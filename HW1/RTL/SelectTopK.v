==> flow/design.v <==
module SelectTopK(
input clk,
input i_rst,
input BlkIn,
input signed[7:0]In1,
input signed[7:0]In2,
input signed[7:0]In3,
input signed[7:0]In4,
output signed[7:0]SortOut,
output OutValid
);
localparam IDLE = 0, FIRST_IN = 1, OUTPUT_STATE = 2;
reg [2:0]cnt_r, cnt_w;  
reg [1:0]st, nst;  
reg [1:0]group_idx_r[7:0];  
reg [1:0]group_idx_w[7:0];  
reg group_valid_r[7:0];  
reg group_valid_w[7:0];  
reg signed [7:0]shift_group_reg_r[7:0][3:0];  
reg signed [7:0]shift_group_reg_w[7:0][3:0];  
reg signed [7:0]group_reg_r[7:0][3:0];  
reg signed [7:0]group_reg_w[7:0][3:0];  
integer i, j;
wire signed [7:0] Sort4_A, Sort4_B, Sort4_C, Sort4_D;
wire [2:0]Max_idx;  
assign OutValid = (st == OUTPUT_STATE && cnt_r <= 6);  
Sort4 Sort4_u0(
.i_A(In1),
.i_B(In2),
.i_C(In3),
.i_D(In4),
.o_A(Sort4_A),  
.o_B(Sort4_B),  
.o_C(Sort4_C),  
.o_D(Sort4_D)   
);
comparator_tree comparator_tree_u0(
.i_0(group_reg_r[0][group_idx_r[0]]),
.i_1(group_reg_r[1][group_idx_r[1]]),
.i_2(group_reg_r[2][group_idx_r[2]]),
.i_3(group_reg_r[3][group_idx_r[3]]),
.i_4(group_reg_r[4][group_idx_r[4]]),
.i_5(group_reg_r[5][group_idx_r[5]]),
.i_6(group_reg_r[6][group_idx_r[6]]),
.i_7(group_reg_r[7][group_idx_r[7]]),
.i_valid_0(group_valid_r[0]),
.i_valid_1(group_valid_r[1]),
.i_valid_2(group_valid_r[2]),
.i_valid_3(group_valid_r[3]),
.i_valid_4(group_valid_r[4]),
.i_valid_5(group_valid_r[5]),
.i_valid_6(group_valid_r[6]),
.i_valid_7(group_valid_r[7]),
.o_Max(SortOut),
.o_Max_idx(Max_idx)  
);
always@(*)begin
	if(BlkIn) cnt_w = 0;  
	else cnt_w = cnt_r + 1;
end
always@(posedge clk or posedge i_rst)begin
	if(i_rst)begin
		cnt_r <= 0;
	end
	else begin
		cnt_r <= cnt_w;
	end
end
always@(*)begin
	case(st)
		IDLE: nst = (BlkIn)? FIRST_IN : IDLE; 
		FIRST_IN: nst = (BlkIn)? OUTPUT_STATE : FIRST_IN; 
		OUTPUT_STATE:  nst = OUTPUT_STATE;
		default:  nst = IDLE;
	endcase
end
always@(posedge clk or posedge i_rst)begin
	if(i_rst)begin
		st <= IDLE;
	end
	else begin
		st <= nst;
	end
end
always@(*)begin
	for (i = 0; i < 8; i=i+1)begin  
		group_idx_w[i] = group_idx_r[i];
		group_valid_w[i] = group_valid_r[i];
	end
	if(cnt_r == 7)begin  
		for (i = 0; i < 8; i=i+1)begin
			group_idx_w[i] = 0;
			group_valid_w[i] = 1;
		end
	end
	else begin
		if (group_idx_w[Max_idx] == 3)begin  
			group_valid_w[Max_idx] = 0;
		end
		else begin
			group_idx_w[Max_idx] = group_idx_r[Max_idx] + 1;
		end
	end
end
always@(posedge clk or posedge i_rst)begin
	if(i_rst)begin
		for (i = 0; i < 8; i=i+1)begin 
			group_idx_r[i] <= 0;
			group_valid_r[i] <= 1;
		end
	end
	else begin
		for (i = 0; i < 8; i=i+1)begin 
			group_idx_r[i] <= group_idx_w[i];
			group_valid_r[i] <= group_valid_w[i];
		end
	end
end
always@(*)begin
	shift_group_reg_w[7][0] = Sort4_A;  
	shift_group_reg_w[7][1] = Sort4_B;  
	shift_group_reg_w[7][2] = Sort4_C;  
	shift_group_reg_w[7][3] = Sort4_D;  
	for (i = 0; i < 7; i=i+1)begin 
		for (j = 0; j < 4; j = j + 1)begin
			shift_group_reg_w[i][j] = shift_group_reg_r[i + 1][j];
		end
	end
end
always@(posedge clk or posedge i_rst)begin
	if(i_rst)begin
		for (i = 0; i < 8; i=i+1)begin 
			for (j = 0; j < 4; j = j + 1)begin
				shift_group_reg_r[i][j] = 0;
			end
		end
	end
	else begin
		for (i = 0; i < 8; i=i+1)begin 
			for (j = 0; j < 4; j = j + 1)begin
				shift_group_reg_r[i][j] = shift_group_reg_w[i][j];
			end
		end
	end
end
always@(*)begin
	for (i = 0; i < 8; i=i+1)begin   
		for (j = 0; j < 4; j = j + 1)begin
			group_reg_w[i][j] = group_reg_r[i][j];
		end
	end
	if(cnt_r == 7)begin
		for (i = 0; i < 8; i=i+1)begin 
			for (j = 0; j < 4; j = j + 1)begin
				group_reg_w[i][j] = shift_group_reg_r[i][j];
			end
		end
	end
end
always@(posedge clk or posedge i_rst)begin
	if(i_rst)begin
		for (i = 0; i < 8; i=i+1)begin 
			for (j = 0; j < 4; j = j + 1)begin
				group_reg_r[i][j] = 0;
			end
		end
	end
	else begin
		for (i = 0; i < 8; i=i+1)begin 
			for (j = 0; j < 4; j = j + 1)begin
				group_reg_r[i][j] = group_reg_w[i][j];
			end
		end
	end
end
endmodule
module Sort4(
input signed[7:0]i_A,
input signed[7:0]i_B,
input signed[7:0]i_C,
input signed[7:0]i_D,
output signed[7:0]o_A,  
output signed[7:0]o_B,  
output signed[7:0]o_C,  
output signed[7:0]o_D   
);
wire signed [7:0] connect_w0, connect_w1, connect_w2, connect_w3, connect_w4, connect_w5;
Comparator Comparator_u0(.i_0(i_A), .i_1(i_B), .o_Max(connect_w0), .o_Min(connect_w1));
Comparator Comparator_u1(.i_0(i_C), .i_1(i_D), .o_Max(connect_w2), .o_Min(connect_w3));
Comparator Comparator_u2(.i_0(connect_w0), .i_1(connect_w2), .o_Max(o_A), .o_Min(connect_w4));
Comparator Comparator_u3(.i_0(connect_w1), .i_1(connect_w3), .o_Max(connect_w5), .o_Min(o_D));
Comparator Comparator_u4(.i_0(connect_w4), .i_1(connect_w5), .o_Max(o_B), .o_Min(o_C));
endmodule
module Comparator(
input signed[7:0]i_0,
input signed[7:0]i_1,
output signed[7:0]o_Max,
output signed[7:0]o_Min
);
assign {o_Max, o_Min} = (i_0 > i_1)? {i_0, i_1} : {i_1, i_0};
endmodule
module comparator_tree(
input signed[7:0]i_0,
input signed[7:0]i_1,
input signed[7:0]i_2,
input signed[7:0]i_3,
input signed[7:0]i_4,
input signed[7:0]i_5,
input signed[7:0]i_6,
input signed[7:0]i_7,
input i_valid_0,
input i_valid_1,
input i_valid_2,
input i_valid_3,
input i_valid_4,
input i_valid_5,
input i_valid_6,
input i_valid_7,
output signed[7:0]o_Max,
output [2:0]o_Max_idx  
);
wire signed [7:0] max0, max1, max2, max3, max4, max5;
wire [2:0] max_idx0, max_idx1, max_idx2, max_idx3, max_idx4, max_idx5;
wire  max_valid0, max_valid1, max_valid2, max_valid3, max_valid4, max_valid5;
find_max find_max_u0(.i_0(i_0), .i_1(i_1), .i_max_idx0(3'd0), .i_max_idx1(3'd1), .i_valid0(i_valid_0),   .i_valid1(i_valid_1),   .o_Max(max0), .o_Max_idx(max_idx0), .o_valid(max_valid0));
find_max find_max_u1(.i_0(i_2), .i_1(i_3), .i_max_idx0(3'd2), .i_max_idx1(3'd3), .i_valid0(i_valid_2),   .i_valid1(i_valid_3),   .o_Max(max1), .o_Max_idx(max_idx1), .o_valid(max_valid1));
find_max find_max_u2(.i_0(i_4), .i_1(i_5), .i_max_idx0(3'd4), .i_max_idx1(3'd5), .i_valid0(i_valid_4),   .i_valid1(i_valid_5),   .o_Max(max2), .o_Max_idx(max_idx2), .o_valid(max_valid2));
find_max find_max_u3(.i_0(i_6), .i_1(i_7), .i_max_idx0(3'd6), .i_max_idx1(3'd7), .i_valid0(i_valid_6),   .i_valid1(i_valid_7),   .o_Max(max3), .o_Max_idx(max_idx3), .o_valid(max_valid3));
find_max find_max_u4(.i_0(max0), .i_1(max1), .i_max_idx0(max_idx0), .i_max_idx1(max_idx1), .i_valid0(max_valid0),   .i_valid1(max_valid1),   .o_Max(max4), .o_Max_idx(max_idx4), .o_valid(max_valid4));
find_max find_max_u5(.i_0(max2), .i_1(max3), .i_max_idx0(max_idx2), .i_max_idx1(max_idx3), .i_valid0(max_valid2),   .i_valid1(max_valid3),   .o_Max(max5), .o_Max_idx(max_idx5), .o_valid(max_valid5));
find_max find_max_u6(.i_0(max4), .i_1(max5), .i_max_idx0(max_idx4), .i_max_idx1(max_idx5), .i_valid0(max_valid4),   .i_valid1(max_valid5),   .o_Max(o_Max), .o_Max_idx(o_Max_idx), .o_valid());
endmodule
module find_max(
input signed[7:0]i_0,
input signed[7:0]i_1,
input [2:0]i_max_idx0,
input [2:0]i_max_idx1,
input i_valid0,   
input i_valid1,   
output reg signed[7:0]o_Max,
output reg [2:0]o_Max_idx,  
output reg o_valid   
);
always@(*)begin
	if(i_valid0 && i_valid1)begin  
		{o_Max, o_Max_idx} = (i_0 > i_1)? {i_0, i_max_idx0}:{i_1, i_max_idx1};
		o_valid = 1;
	end
	else if(i_valid0 && !i_valid1)begin  
		{o_Max, o_Max_idx} = {i_0, i_max_idx0};
		o_valid = 1;
	end
	else if(!i_valid0 && i_valid1)begin  
		{o_Max, o_Max_idx} = {i_1, i_max_idx1};
		o_valid = 1;
	end
	else begin  
		{o_Max, o_Max_idx} = 0;  
		o_valid = 0;
	end
end
endmodule
=== Step by step through the tools: SelectTopK ===
What the tools print for SelectTopK, step after step.
Lines are those of the file above, counted from 1.
Operators: Yosys type, input widths -> output width; for muxes data width and select width s.
Library cell names are shortened.
Not given: -

* Design top: SelectTopK
* Clock input: clk
* Standard-cell library: sky130hd
* Corner: tt_025C_1v80

=== Word-level counts ===
Source: Yosys, flattened and elaborated. Widths are those after wreduce. Registers that Yosys merges into a memory's read port (data or address) are not register bits. Print and check cells do not count.

* Add/sub/neg operators: 17
* Reduce/logical cells: 71
* Muxes and demuxes: 129
* Equality and inequality tests: 268
* $lt $le $gt $ge: 13

{| class="wikitable"
|+ Operators by type and width
! kind !! number
|-
| $pmux 8 s32 || 8
|-
| $eq 5x5->1 const B || 128
|-
| $eq 5x4->1 const B || 64
|-
| $eq 5x3->1 const B || 32
|-
| $mux 11 || 14
|-
| $mux 8 || 14
|-
| $gt 8x8->1 || 12
|-
| $eq 5x2->1 const B || 16
|-
| $mux 16 || 5
|-
| $reduce_or 7->1 || 8
|-
| $mux 2 || 28
|-
| $mux 3 || 15
|-
| $mux 1 || 43
|-
| $eq 5x1->1 const B || 8
|-
| $logic_not 5->1 || 8
|-
| $reduce_and 2->1 || 16
|-
| $sub 2x2->3 const A || 8
|-
| $logic_and 1x1->1 || 22
|-
| $add 5x3->5 const A || 4
|-
| $ne 2x1->1 const B || 9
|-
| $pmux 2 s8 || 1
|-
| $eq 3x3->1 const B || 5
|-
| $logic_not 1->1 || 14
|-
| $add 4x3->5 const A || 2
|-
| $eq 3x2->1 const B || 2
|-
| $pmux 2 s3 || 1
|-
| $eq 2x2->1 const B || 2
|-
| $add 3x3->4 const A || 1
|}

Other operator kinds: 8; their cells: 8.

* Output and inout port bits: 9
* Register bits after elaboration: 541
* Elaborated cells: 580
* Input bits: 35

=== Depth ===
Longest topological path by Yosys (ltp), each cell counted once; first at word level (registers and memories cut), then after technology mapping (sequential cells cut; the memories' decode and read muxes count).

* Depth after elaboration: 25
* ABC_AREA: 1
* Depth in mapped cells: 62
* Mapped depth without buffers: 61

=== Mapped cells and area ===
Source: synth_stat.txt of the flow (Yosys; design flattened, memories mapped). It holds for the ABC_AREA given above (unset counts as 0); a run with the other value may have another netlist.

{| class="wikitable"
|+ Cell types
! cell !! number !! total area (um^2)
|-
| dfrtp_1 || 533 || 1.33E+04
|-
| nand2_1 || 770 || 2.89E+03
|-
| o21ai_0 || 284 || 1.42E+03
|-
| inv_1 || 355 || 1.33E+03
|-
| ha_1 || 98 || 1.23E+03
|-
| o22ai_1 || 95 || 594.32
|-
| nor2_1 || 114 || 427.91
|-
| a21oi_1 || 62 || 310.298
|-
| nand3_1 || 57 || 285.274
|-
| clkbuf_1 || 70 || 262.752
|-
| a221oi_1 || 28 || 245.235
|-
| dfstp_2 || 9 || 236.477
|-
| o221ai_1 || 20 || 175.168
|-
| nand4_1 || 25 || 156.4
|-
| a31oi_1 || 11 || 68.816
|-
| o211ai_1 || 9 || 67.565
|-
| nand2_2 || 10 || 62.56
|-
| inv_2 || 14 || 52.55
|}

Other cell types: 36; their cells: 100.

* Cells in the netlist: 2,664
* Mapped area: 23,909.2 um^2
* Mapped flip-flops: 542
* Area of sequential cells: 13,574.3 um^2
* Buffers: 81

=== Worst setup path after synthesis ===
Source: OpenSTA report_checks on the synthesized netlist (no wires, ideal clock, input and output delay 20% of the period each), path of least setup slack; recovery checks are left aside. Register names are those of the netlist, which keeps one name where synthesis merged equal registers.

* Path type: reg-to-output
* Start: reg group_idx_r[3][0]
* End: out SortOut[1]
* Path buffers: 2
* Driving pins on the path: 33
* Required time: 6.816 ns
* Launch time at the first pin: 0.000 ns
* Output delay: 1.704 ns
* Arrival: 5.503 ns
* Setup slack: 1.313 ns
* Clock period: 8.52 ns
* Path delay: 5.503 ns
* Period reached after synthesis: 7.207 ns

"path delay" is the arrival time less input delay plus setup time.
At an output port there is no setup time.
"driving pins on the path" counts driving pins, that of a launching flip-flop among them; a cell with two outputs on the path counts twice.
"period reached after synthesis" = period - worst setup slack (recovery checks aside). The figure is calculated, with input and output delays left at 20% of the set period.
Between the ends stands the longest chain of elaborated cells between them, by number of cells; it is not shown to be the way that was timed. Of several equally long chains one is given.
Each line given opens the expression or statement behind the cell; cells for indexed reads and writes are added by Yosys, which also makes memories of some case tables.

* Path through: dfrtp_1 > nand2_1 > o22ai_1 > a221oi_1 > ha_1 > a21o_1 > nor2_1 > nand3_1 > nand3_1 > clkbuf_1 > inv_1 > o21ai_0 > o22ai_1 > ha_1 > a21oi_1 > nor2_1 > nor3_1 > nand2_1 > nand2_1 > nand2_1 > nor2_1 > nor2_1 > o21ai_0 > ha_1 > nand2_1 > nor2_1 > a211oi_1 > nand3_2 > nand3_4 > clkbuf_1 > nand2_1 > o211ai_1 > o221ai_1
* Cells in the longest elaborated chain: 13
* Elaborated cells between the ends (all ways): 49
* Source lines of those cells: 5
* Classes of those cells: add/sub (2); compare (3); eq/ne (31); mux (12); reduce/logical (1)

{| class="wikitable"
|+ RTL lines, path after synthesis
! item !! RTL line !! source
|-
| from (decl) || 15 || <nowiki>reg [1:0]group_idx_r[7:0];</nowiki>
|-
| from (assign) || 108 || <nowiki>group_idx_r[i] <= 0;</nowiki>
|-
| from (assign) || 114 || <nowiki>group_idx_r[i] <= group_idx_w[i];</nowiki>
|-
| $sub 2x2->3 || 41 || <nowiki>.i_3(group_reg_r[3][group_idx_r[3]]),</nowiki>
|-
| $add 5x3->5 || 41 ||
|-
| $eq 5x5->1 || 41 ||
|-
| $pmux 8 s32 || 41 ||
|-
| $gt 8x8->1 || 246 || <nowiki>{o_Max, o_Max_idx} = (i_0 > i_1)? {i_0, i_max_idx0}:{i_1, i_max_idx1};</nowiki>
|-
| $mux 11 || 246 ||
|-
| $mux 8 || 245 || <nowiki>if(i_valid0 && i_valid1)begin</nowiki>
|-
| $gt 8x8->1 || 246 ||
|-
| $mux 11 || 246 ||
|-
| $mux 8 || 245 ||
|-
| $gt 8x8->1 || 246 ||
|-
| $mux 11 || 246 ||
|-
| $mux 8 || 245 ||
|-
| to (decl) || 9 || <nowiki>output signed[7:0]SortOut,</nowiki>
|}

=== Worst path after layout ===
From the final timing report of job 1: the path of least setup slack in the routed layout; clock arrival at registers is part of the times.

* Path type: reg-to-output
* Start: reg group_idx_r[6][0]
* End: out SortOut[5]
* Path buffers: 1
* Required time: 7.98 ns
* Clock period: 9.97 ns
* Output delay: 1.99 ns
* Driving pins on the path: 33
* Launch time at the first pin: 0.65 ns
* Setup slack: 0.66 ns
* Arrival: 7.32 ns

Between the ends stands the longest chain of elaborated cells between them, by number of cells; it is not shown to be the way that was timed. Of several equally long chains one is given.

* Path through: dfrtp_1 > nand2_1 > inv_1 > a22o_1 > nor2_1 > inv_1 > ha_1 > nand2_1 > inv_1 > a41oi_1 > nand2_2 > inv_1 > nand2_1 > a221oi_1 > ha_1 > a21boi_0 > nand2_1 > nand3_1 > nand2_1 > inv_1 > o21ai_0 > inv_1 > ha_1 > nand2_1 > nor2_1 > a211oi_2 > nand2_2 > nand2_4 > nand3_4 > a21oi_1 > o21ai_0 > o221ai_1 > clkdlybuf4s50_1
* Cells in the longest elaborated chain: 13
* Elaborated cells between the ends (all ways): 49
* Source lines of those cells: 5
* Classes of those cells: add/sub (2); compare (3); eq/ne (31); mux (12); reduce/logical (1)

{| class="wikitable"
|+ RTL lines, path post-layout
! item !! RTL line !! source
|-
| from (decl) || 15 || <nowiki>reg [1:0]group_idx_r[7:0];</nowiki>
|-
| from (assign) || 108 || <nowiki>group_idx_r[i] <= 0;</nowiki>
|-
| from (assign) || 114 || <nowiki>group_idx_r[i] <= group_idx_w[i];</nowiki>
|-
| $sub 2x2->3 || 44 || <nowiki>.i_6(group_reg_r[6][group_idx_r[6]]),</nowiki>
|-
| $add 4x3->5 || 44 ||
|-
| $eq 5x5->1 || 44 ||
|-
| $pmux 8 s32 || 44 ||
|-
| $gt 8x8->1 || 246 || <nowiki>{o_Max, o_Max_idx} = (i_0 > i_1)? {i_0, i_max_idx0}:{i_1, i_max_idx1};</nowiki>
|-
| $mux 11 || 246 ||
|-
| $mux 8 || 245 || <nowiki>if(i_valid0 && i_valid1)begin</nowiki>
|-
| $gt 8x8->1 || 246 ||
|-
| $mux 11 || 246 ||
|-
| $mux 8 || 245 ||
|-
| $gt 8x8->1 || 246 ||
|-
| $mux 11 || 246 ||
|-
| $mux 8 || 245 ||
|-
| to (decl) || 9 || <nowiki>output signed[7:0]SortOut,</nowiki>
|}

Lab notebook: SelectTopK

Flow measurements of SelectTopK on sky130hd: 2 stored runs with different settings, listed in no order. Input and output delays are each 20% of the period that was set; the output load is 0.01 pF.
"achieved period": clock period set for the run, less the worst setup slack. It is reckoned from that one timing run; input and output delays stay at 20% of the period that was set.
"worst setup path time" = time allowed to the worst setup path (clock period - input delay - output delay, where it has them) - its slack; a late launch clock adds to it, a late capture clock takes from it.
"total power of the final layout": no workload was simulated; the value follows from the tool's default switching activity.

=== Job 1 ===
{| class="wikitable"
! Setting !! Value
|-
| period_ns || 9.97
|-
| CORE_UTILIZATION || 16
|-
| PLACE_DENSITY_LB_ADDON || 0.22
|-
| CORE_ASPECT_RATIO || 1.23
|-
| CORE_MARGIN || 5
|-
| TNS_END_PERCENT || 100
|-
| ABC_AREA || 1
|-
| CTS_CLUSTER_SIZE || 24
|-
| MIN_ROUTING_LAYER || met1
|-
| CAP_MARGIN || 20
|-
| SLEW_MARGIN || 20
|-
! Result !! Value
|-
| Die footprint || 157,305.0 um^2
|-
| Standard-cell area of the final layout || 29,137.9 um^2
|-
| Worst setup path time || 7.32 ns
|-
| Critical path type || reg-to-output
|-
| Worst slack on setup checks || 0.660 ns
|-
| Final setup TNS || 0.000 ns
|-
| Achieved period || 9.310 ns
|-
| Total power of the final layout || 11.007 mW
|-
| Post-layout utilization || 19.6 %
|-
| Post-synthesis cell area || 23,909.2 um^2
|-
| Lowest hold slack || 0.344 ns
|}

=== Job 2 ===
{| class="wikitable"
! Setting !! Value
|-
| period_ns || 10.1
|-
| CORE_UTILIZATION || 70
|-
| SETUP_SLACK_MARGIN || 2.3
|-
| PLACE_DENSITY_LB_ADDON || 0.19
|-
| CORE_ASPECT_RATIO || 0.63
|-
| CELL_PAD_IN_SITES_GLOBAL_PLACEMENT || 2
|-
| TNS_END_PERCENT || 65
|-
| GPL_TIMING_DRIVEN || 0
|-
| CTS_CLUSTER_DIAMETER || 220
|-
| SLEW_MARGIN || 30
|-
| CAP_MARGIN || 20
|-
| CORE_MARGIN || 2
|}
Did not finish, placement stopped with FLW-0024.
