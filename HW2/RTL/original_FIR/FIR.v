==> flow/design.v <==
module FIR(
input clk,
input i_rst,
input ValidIn,
input signed[13:0]FilterIn,
output ValidOut,
output signed[15:0]FilterOut
);
reg signed [13:0] input_FF;
reg valid_in_FF1, valid_in_FF2;
wire signed [15:0] interconnet [15:0];  
assign ValidOut = valid_in_FF2;
FIR_subblock tap_00(clk, i_rst, input_FF, 'b00000000101011,               0, interconnet[ 0]);
FIR_subblock tap_01(clk, i_rst, input_FF, 'b00000000010000, interconnet[ 0], interconnet[ 1]);
FIR_subblock tap_02(clk, i_rst, input_FF, 'b11111110110011, interconnet[ 1], interconnet[ 2]);
FIR_subblock tap_03(clk, i_rst, input_FF, 'b11111101011111, interconnet[ 2], interconnet[ 3]);
FIR_subblock tap_04(clk, i_rst, input_FF, 'b11111110010011, interconnet[ 3], interconnet[ 4]);
FIR_subblock tap_05(clk, i_rst, input_FF, 'b00000010100001, interconnet[ 4], interconnet[ 5]);
FIR_subblock tap_06(clk, i_rst, input_FF, 'b00001001010001, interconnet[ 5], interconnet[ 6]);
FIR_subblock tap_07(clk, i_rst, input_FF, 'b00001111100110, interconnet[ 6], interconnet[ 7]);
FIR_subblock tap_08(clk, i_rst, input_FF, 'b00010010001100, interconnet[ 7], interconnet[ 8]);
FIR_subblock tap_09(clk, i_rst, input_FF, 'b00001111100110, interconnet[ 8], interconnet[ 9]);
FIR_subblock tap_10(clk, i_rst, input_FF, 'b00001001010001, interconnet[ 9], interconnet[10]);
FIR_subblock tap_11(clk, i_rst, input_FF, 'b00000010100001, interconnet[10], interconnet[11]);
FIR_subblock tap_12(clk, i_rst, input_FF, 'b11111110010011, interconnet[11], interconnet[12]);
FIR_subblock tap_13(clk, i_rst, input_FF, 'b11111101011111, interconnet[12], interconnet[13]);
FIR_subblock tap_14(clk, i_rst, input_FF, 'b11111110110011, interconnet[13], interconnet[14]);
FIR_subblock tap_15(clk, i_rst, input_FF, 'b00000000010000, interconnet[14], interconnet[15]);
FIR_subblock tap_16(clk, i_rst, input_FF, 'b00000000101011, interconnet[15], FilterOut);  
always@(posedge clk)begin
	if(i_rst)begin
		input_FF <= 0;
	end
	else begin
		input_FF <= FilterIn;
	end
end
always@(posedge clk)begin
	if(i_rst)begin
		valid_in_FF1 <= 0;
		valid_in_FF2 <= 0;
	end
	else begin
		valid_in_FF1 <= ValidIn;
		valid_in_FF2 <= valid_in_FF1;
	end
end
endmodule
module FIR_subblock(
input clk,
input i_rst,
input signed[13:0]input_signal,
input signed[13:0]filter_coeff,
input signed[15:0]prev_node,
output signed[15:0]output_signal
);
reg signed [15:0] delay_element;  
wire signed [27:0]prod = input_signal * filter_coeff;  
wire signed [19:0]prod_rounded = prod[27:8] + prod[7];  
wire signed [15:0]prod_rounded_clamped = (prod_rounded > 32767)? 32767: (prod_rounded <  -32768)?  -32768:prod_rounded[15:0];  
wire signed [16:0]add = prod_rounded_clamped + prev_node;  
wire signed [15:0]add_clamped = (add > 32767)? 32767: (add <  -32768)?  -32768:add[15:0];  
always@(posedge clk)begin
	if(i_rst)begin
		delay_element <= 0;
	end
	else begin
		delay_element <= add_clamped;
	end
end
assign output_signal = delay_element;
endmodule
# ---- Step by step through the tools: FIR
# The steps from the RTL of FIR to its reports follow in flow order.
# Line numbers count from 1 in the design file above.
# Library cell names are shortened.
# The mark -- stands for no value.
dict set report inputs {
  top {FIR}
  clock {clk}
  lib {sky130hd}
  lib_corner {tt_025C_1v80}
}

# ---- Word-level counts
# Yosys after proc, flatten, opt, wreduce and memory -nomap, before mapping. Enables and synchronous resets that opt folds into registers are not counted as muxes. Print and check cells are not counted. Equal cells are merged and count once.
dict set report word_totals {
  out_inout_bits 17
  in_bits 17
  ff_bits 288
  elab_cells 191
}
dict set report op_classes {
  reduce_and_logical 17
  cmp 52
  n_mux 52
  n_mul 8
  n_addsub 25
}
# op n
set ops {}
lappend ops {{2-to-1 mux 16 bit} 35}
lappend ops {{multiplier 14 x 10 -> 24 bit with constant B} 2}
lappend ops {{multiplier 14 x 9 -> 23 bit with constant B} 2}
lappend ops {{multiplier 14 x 8 -> 22 bit with constant B} 2}
lappend ops {{multiplier 14 x 11 -> 25 bit with constant B} 1}
lappend ops {{adder 16 x 16 -> 17 bit} 16}
lappend ops {{greater-than comparator 17 x 16 -> 1 bit with constant B} 16}
lappend ops {{less-than comparator 17 x 16 -> 1 bit with constant B} 16}
lappend ops {{2-to-1 mux 15 bit} 17}
lappend ops {{adder 20 x 1 -> 20 bit} 9}
lappend ops {{greater-than comparator 20 x 16 -> 1 bit with constant B} 9}
lappend ops {{less-than comparator 20 x 16 -> 1 bit with constant B} 9}
lappend ops {{multiplier 14 x 7 -> 21 bit with constant B} 1}
lappend ops {{OR reduction 2 bit} 17}
lappend ops {{greater-than comparator 16 bit with constant B} 1}
lappend ops {{less-than comparator 16 bit with constant B} 1}

# ---- Depth
# Depth = most cells in a row (Yosys ltp): at word level without a register or memory, in the mapped netlist without a sequential cell, where the memories' decode and read muxes count.
dict set report depth {
  word_depth 9
  abc_area 0
  depth_mapped 38
  ltp_nobuf 34
}

# ---- Netlist
# The flow's flattened synthesis, as Yosys stat reports it; memories are mapped. The netlist is that of the ABC_AREA named above (0 if unset); the other value can give another one.
dict set report mapped {
  yosys_area_um2 39202.6
  mapped_cells 4598
  flip_flops 288
  seq_area_um2 5765.5
  buf_cells 94
}
# type n type_area_um2
set by_type {}
lappend by_type {ha_1 624 7.81E+03}
lappend by_type {dfxtp_1 288 5765.53}
lappend by_type {fa_1 253 5.06E+03}
lappend by_type {xnor2_1 260 2.28E+03}
lappend by_type {inv_1 562 2.11E+03}
lappend by_type {a21o_1 216 1.62E+03}
lappend by_type {xor2_1 177 1.55E+03}
lappend by_type {a21oi_1 269 1.35E+03}
lappend by_type {o21ai_0 269 1.35E+03}
lappend by_type {nor2_1 252 945.907}
lappend by_type {nand2_1 225 844.56}
lappend by_type {o21a_1 92 690.662}
lappend by_type {nor2b_1 77 481.712}
lappend by_type {o211ai_1 58 435.418}
lappend by_type {nor3_1 84 420.403}
lappend by_type {nand3_1 73 365.35}
lappend by_type {o31ai_1 43 322.81}
lappend by_type {o21bai_1 42 315.302}
# Other cell types: 92; their cells: 734.
# The figures by module come from a second, unflattened synthesis with its own total; it is not the netlist above.
dict set report unflattened {
  cells_unflattened 19160
  hier_area_um2 165104.6
}
# Rows give one instance, submodules left out.
# module mod_area_um2 instances n_cells seq_area_um2
set by_module {}
lappend by_module {FIR_subblock 9684.3 17 1125 320.3}
lappend by_module {FIR 471.7 1 35 320.3}

# ---- Worst setup path after synthesis
# Path of least setup slack by OpenSTA after synthesis, without wires, with an ideal clock, recovery checks aside; 20% of the period is set as input and as output delay. Where synthesis merged equal registers, the netlist keeps one of their names.
dict set report synth_path {
  kind {register to register}
  start {register input_FF[13]}
  end {register tap_03.delay_element[10]}
  slack_ns 4.214
  path_buffers 2
  required_ns 14.542
  clock_period_ns 14.6
  t_first_pin_ns 0.000
  t_arrival_ns 10.328
  path_delay_ns 10.386
  driving_pins 31
  setup_time_ns 0.058
  period_less_setup_slack_ns 10.386
}
# "path_delay_ns" is the arrival time less input delay plus setup time.
# "driving_pins" counts driving pins, that of a launching flip-flop among them; a cell with two outputs on the path counts twice.
# "period_less_setup_slack_ns" = period - worst setup slack (recovery checks aside). The figure is calculated, with input and output delays left at 20% of the set period.
# The rows between start and end are the longest chain of elaborated cells between them; the timing report does not say that the signal goes this way. Where chains are equally long, one stands for them.
# A line is the first line of the expression or statement that the cell stems from. Yosys adds cells for indexed reads and writes and turns some case tables into memories.
dict set report synth_via {
  path_cell_list {dfxtp_1 inv_1 clkbuf_1 fa_1 inv_1 fa_1 fa_1 ha_1 ha_1 and2_1 a221o_1 a221o_1 a2111oi_0 a221o_1 nand3_1 nor3_1 o21a_1 ha_1 inv_1 fa_1 nor2b_1 o21ai_0 a21oi_1 o21ai_0 a2111oi_0 o41ai_1 nor2b_1 o31ai_1 nor2b_1 clkbuf_1 a21o_1}
  elab_chain_len 9
  cells_between 11
  cone_lines 5
  cone_classes {add/sub: 2; mul: 1; compare: 4; mux: 4}
}
# item line
set synth_lines {}
lappend synth_lines {{start: declaration} 9} ;# reg signed [13:0] input_FF;
lappend synth_lines {{start: assignment} 32} ;# input_FF <= 0;
lappend synth_lines {{start: assignment} 35} ;# input_FF <= FilterIn;
lappend synth_lines {{multiplier 14 x 9 -> 23 bit} 58} ;# wire signed [27:0]prod = input_signal * filter_coeff;
lappend synth_lines {{adder 20 x 1 -> 20 bit} 59} ;# wire signed [19:0]prod_rounded = prod[27:8] + prod[7];
lappend synth_lines {{less-than comparator 20 x 16 -> 1 bit} 60} ;# wire signed [15:0]prod_rounded_clamped = (prod_rounded > 32767)? 32767: (prod_rounded <  -32768)?  -32768:prod ...
lappend synth_lines {{2-to-1 mux 16 bit (2 in a row)} 60}
lappend synth_lines {{adder 16 x 16 -> 17 bit} 61} ;# wire signed [16:0]add = prod_rounded_clamped + prev_node;
lappend synth_lines {{less-than comparator 17 x 16 -> 1 bit} 62} ;# wire signed [15:0]add_clamped = (add > 32767)? 32767: (add <  -32768)?  -32768:add[15:0];
lappend synth_lines {{2-to-1 mux 16 bit} 62}
lappend synth_lines {{2-to-1 mux 15 bit} 62}
lappend synth_lines {{end: assignment} 65} ;# delay_element <= 0;
lappend synth_lines {{end: assignment} 68} ;# delay_element <= add_clamped;
lappend synth_lines {{end: declaration} 57} ;# reg signed [15:0] delay_element;

# ---- Timing after layout
# From the final timing report of record 1: the path of least setup slack in the routed layout; clock arrival at registers is part of the times.
dict set report layout_path {
  kind {register to register}
  start {register input_FF[4]}
  end {register tap_09.delay_element[0]}
  path_buffers 5
  clock_period_ns 12.1
  setup_time_ns 0.10
  t_first_pin_ns 0.58
  driving_pins 36
  t_arrival_ns 9.22
  required_ns 12.57
  slack_ns 3.35
}
# The rows between start and end are the longest chain of elaborated cells between them; the timing report does not say that the signal goes this way. Where chains are equally long, one stands for them.
dict set report layout_via {
  path_cell_list {dfxtp_4 buf_6 fa_1 inv_1 fa_1 inv_2 fa_2 fa_1 inv_1 fa_1 inv_2 ha_4 a22o_1 or3_4 o211a_1 or4_4 nor4_4 nand4_1 or3_4 nor3b_4 buf_4 o211ai_1 buf_4 buf_6 ha_4 nor2b_4 o21a_1 o21ai_2 a211oi_2 o21a_1 o31a_1 o31a_1 a2bb2oi_4 o21bai_4 buf_6 a21oi_2}
  elab_chain_len 9
  cells_between 11
  cone_lines 5
  cone_classes {add/sub: 2; mul: 1; compare: 4; mux: 4}
}
# item line
set layout_lines {}
lappend layout_lines {{start: declaration} 9} ;# reg signed [13:0] input_FF;
lappend layout_lines {{start: assignment} 32} ;# input_FF <= 0;
lappend layout_lines {{start: assignment} 35} ;# input_FF <= FilterIn;
lappend layout_lines {{multiplier 14 x 10 -> 24 bit} 58} ;# wire signed [27:0]prod = input_signal * filter_coeff;
lappend layout_lines {{adder 20 x 1 -> 20 bit} 59} ;# wire signed [19:0]prod_rounded = prod[27:8] + prod[7];
lappend layout_lines {{less-than comparator 20 x 16 -> 1 bit} 60} ;# wire signed [15:0]prod_rounded_clamped = (prod_rounded > 32767)? 32767: (prod_rounded <  -32768)?  -32768:prod ...
lappend layout_lines {{2-to-1 mux 16 bit (2 in a row)} 60}
lappend layout_lines {{adder 16 x 16 -> 17 bit} 61} ;# wire signed [16:0]add = prod_rounded_clamped + prev_node;
lappend layout_lines {{less-than comparator 17 x 16 -> 1 bit} 62} ;# wire signed [15:0]add_clamped = (add > 32767)? 32767: (add <  -32768)?  -32768:add[15:0];
lappend layout_lines {{2-to-1 mux 16 bit} 62}
lappend layout_lines {{2-to-1 mux 15 bit} 62}
lappend layout_lines {{end: assignment} 65} ;# delay_element <= 0;
lappend layout_lines {{end: assignment} 68} ;# delay_element <= add_clamped;
lappend layout_lines {{end: declaration} 57} ;# reg signed [15:0] delay_element;

# Flow runs of FIR

Measured data: module FIR, platform sky130hd, 2 stored runs of the flow under differing settings, order arbitrary. Input and output delays are each 20% of the period that was set; the output load is 0.01 pF.
"clock_period_reached_ns" is the run's clock period less its worst setup slack. It is reckoned from that one timing run; input and output delays stay at 20% of the period that was set.
"worst_path_allowed_less_slack_ns" means the part of the period allowed to the worst setup path (the constraints hold back 20% at inputs and 20% at outputs) less its slack; where the path has registers, the arrival times of their clocks count too.

[flow] record 1: files
==> flow/run.sh <==
#!/bin/bash
# the make line also repeats the synthesis and layout settings of config.mk as NAME=value (left out here)
make -C /OpenROAD-flow-scripts/flow DESIGN_CONFIG=/design/flow/config.mk WORK_HOME=/design/flow/orfs CLKGATE_MAP_FILE= finish
==> flow/config.mk <==
export PLATFORM = sky130hd
export DESIGN_NAME = FIR
export DESIGN_NICKNAME = FIR
export VERILOG_FILES = /design/flow/design.v
export SDC_FILE = /design/flow/constraint.sdc
export NUM_CORES = 4
export LEC_CHECK = 0
export CAP_MARGIN = 20
export CORE_MARGIN = 2
export CORE_UTILIZATION = 40
export SETUP_SLACK_MARGIN = 3.6
export SLEW_MARGIN = 20
==> flow/constraint.sdc <==
create_clock -name core_clock -period 12.1 [get_ports {clk}]
set_input_delay 2.4200 -clock core_clock [delete_from_list [all_inputs] [get_ports {clk}]]
set_output_delay 2.4200 -clock core_clock [all_outputs]
set_load 0.01 [all_outputs]

[flow] record 1: metrics
[metrics] synthArea_um2 = 39202.6
[metrics] worst_path_allowed_less_slack_ns = 8.75
[metrics] worstPathKind = register to register
[metrics] design.die.area_um2 = 100527.0
[metrics] tns_setup_ns = 0.000
[metrics] post_route_util_pct = 47.7
[metrics] cell_area_final_um2 = 46194.3
[metrics] ws_hold_ns = 0.438
[metrics] clock_period_reached_ns = 8.746
[metrics] timing.setup.ws_ns = 3.354

[flow] record 2: files
==> flow/run.sh <==
#!/bin/bash
# the make line also repeats the synthesis and layout settings of config.mk as NAME=value (left out here)
make -C /OpenROAD-flow-scripts/flow DESIGN_CONFIG=/design/flow/config.mk WORK_HOME=/design/flow/orfs CLKGATE_MAP_FILE= finish
==> flow/config.mk <==
export PLATFORM = sky130hd
export DESIGN_NAME = FIR
export DESIGN_NICKNAME = FIR
export VERILOG_FILES = /design/flow/design.v
export SDC_FILE = /design/flow/constraint.sdc
export NUM_CORES = 4
export LEC_CHECK = 0
export CAP_MARGIN = 40
export CELL_PAD_IN_SITES_GLOBAL_PLACEMENT = 1
export CORE_MARGIN = 5
export CORE_UTILIZATION = 36
export CTS_CLUSTER_DIAMETER = 206
export GPL_ROUTABILITY_DRIVEN = 1
export MIN_ROUTING_LAYER = met2
export PLACE_DENSITY_LB_ADDON = 0.15
export SETUP_SLACK_MARGIN = -0.76
export SLEW_MARGIN = 20
==> flow/constraint.sdc <==
create_clock -name core_clock -period 9.97 [get_ports {clk}]
set_input_delay 1.9940 -clock core_clock [delete_from_list [all_inputs] [get_ports {clk}]]
set_output_delay 1.9940 -clock core_clock [all_outputs]
set_load 0.01 [all_outputs]

[flow] record 2: metrics
[metrics] synthArea_um2 = 39202.6
[metrics] worst_path_allowed_less_slack_ns = 9.99
[metrics] worstPathKind = register to register
[metrics] design.die.area_um2 = 115597.0
[metrics] tns_setup_ns = -0.022
[metrics] post_route_util_pct = 39.5
[metrics] cell_area_final_um2 = 42831.1
[metrics] ws_hold_ns = 0.445
[metrics] clock_period_reached_ns = 9.992
[metrics] timing.setup.ws_ns = -0.022
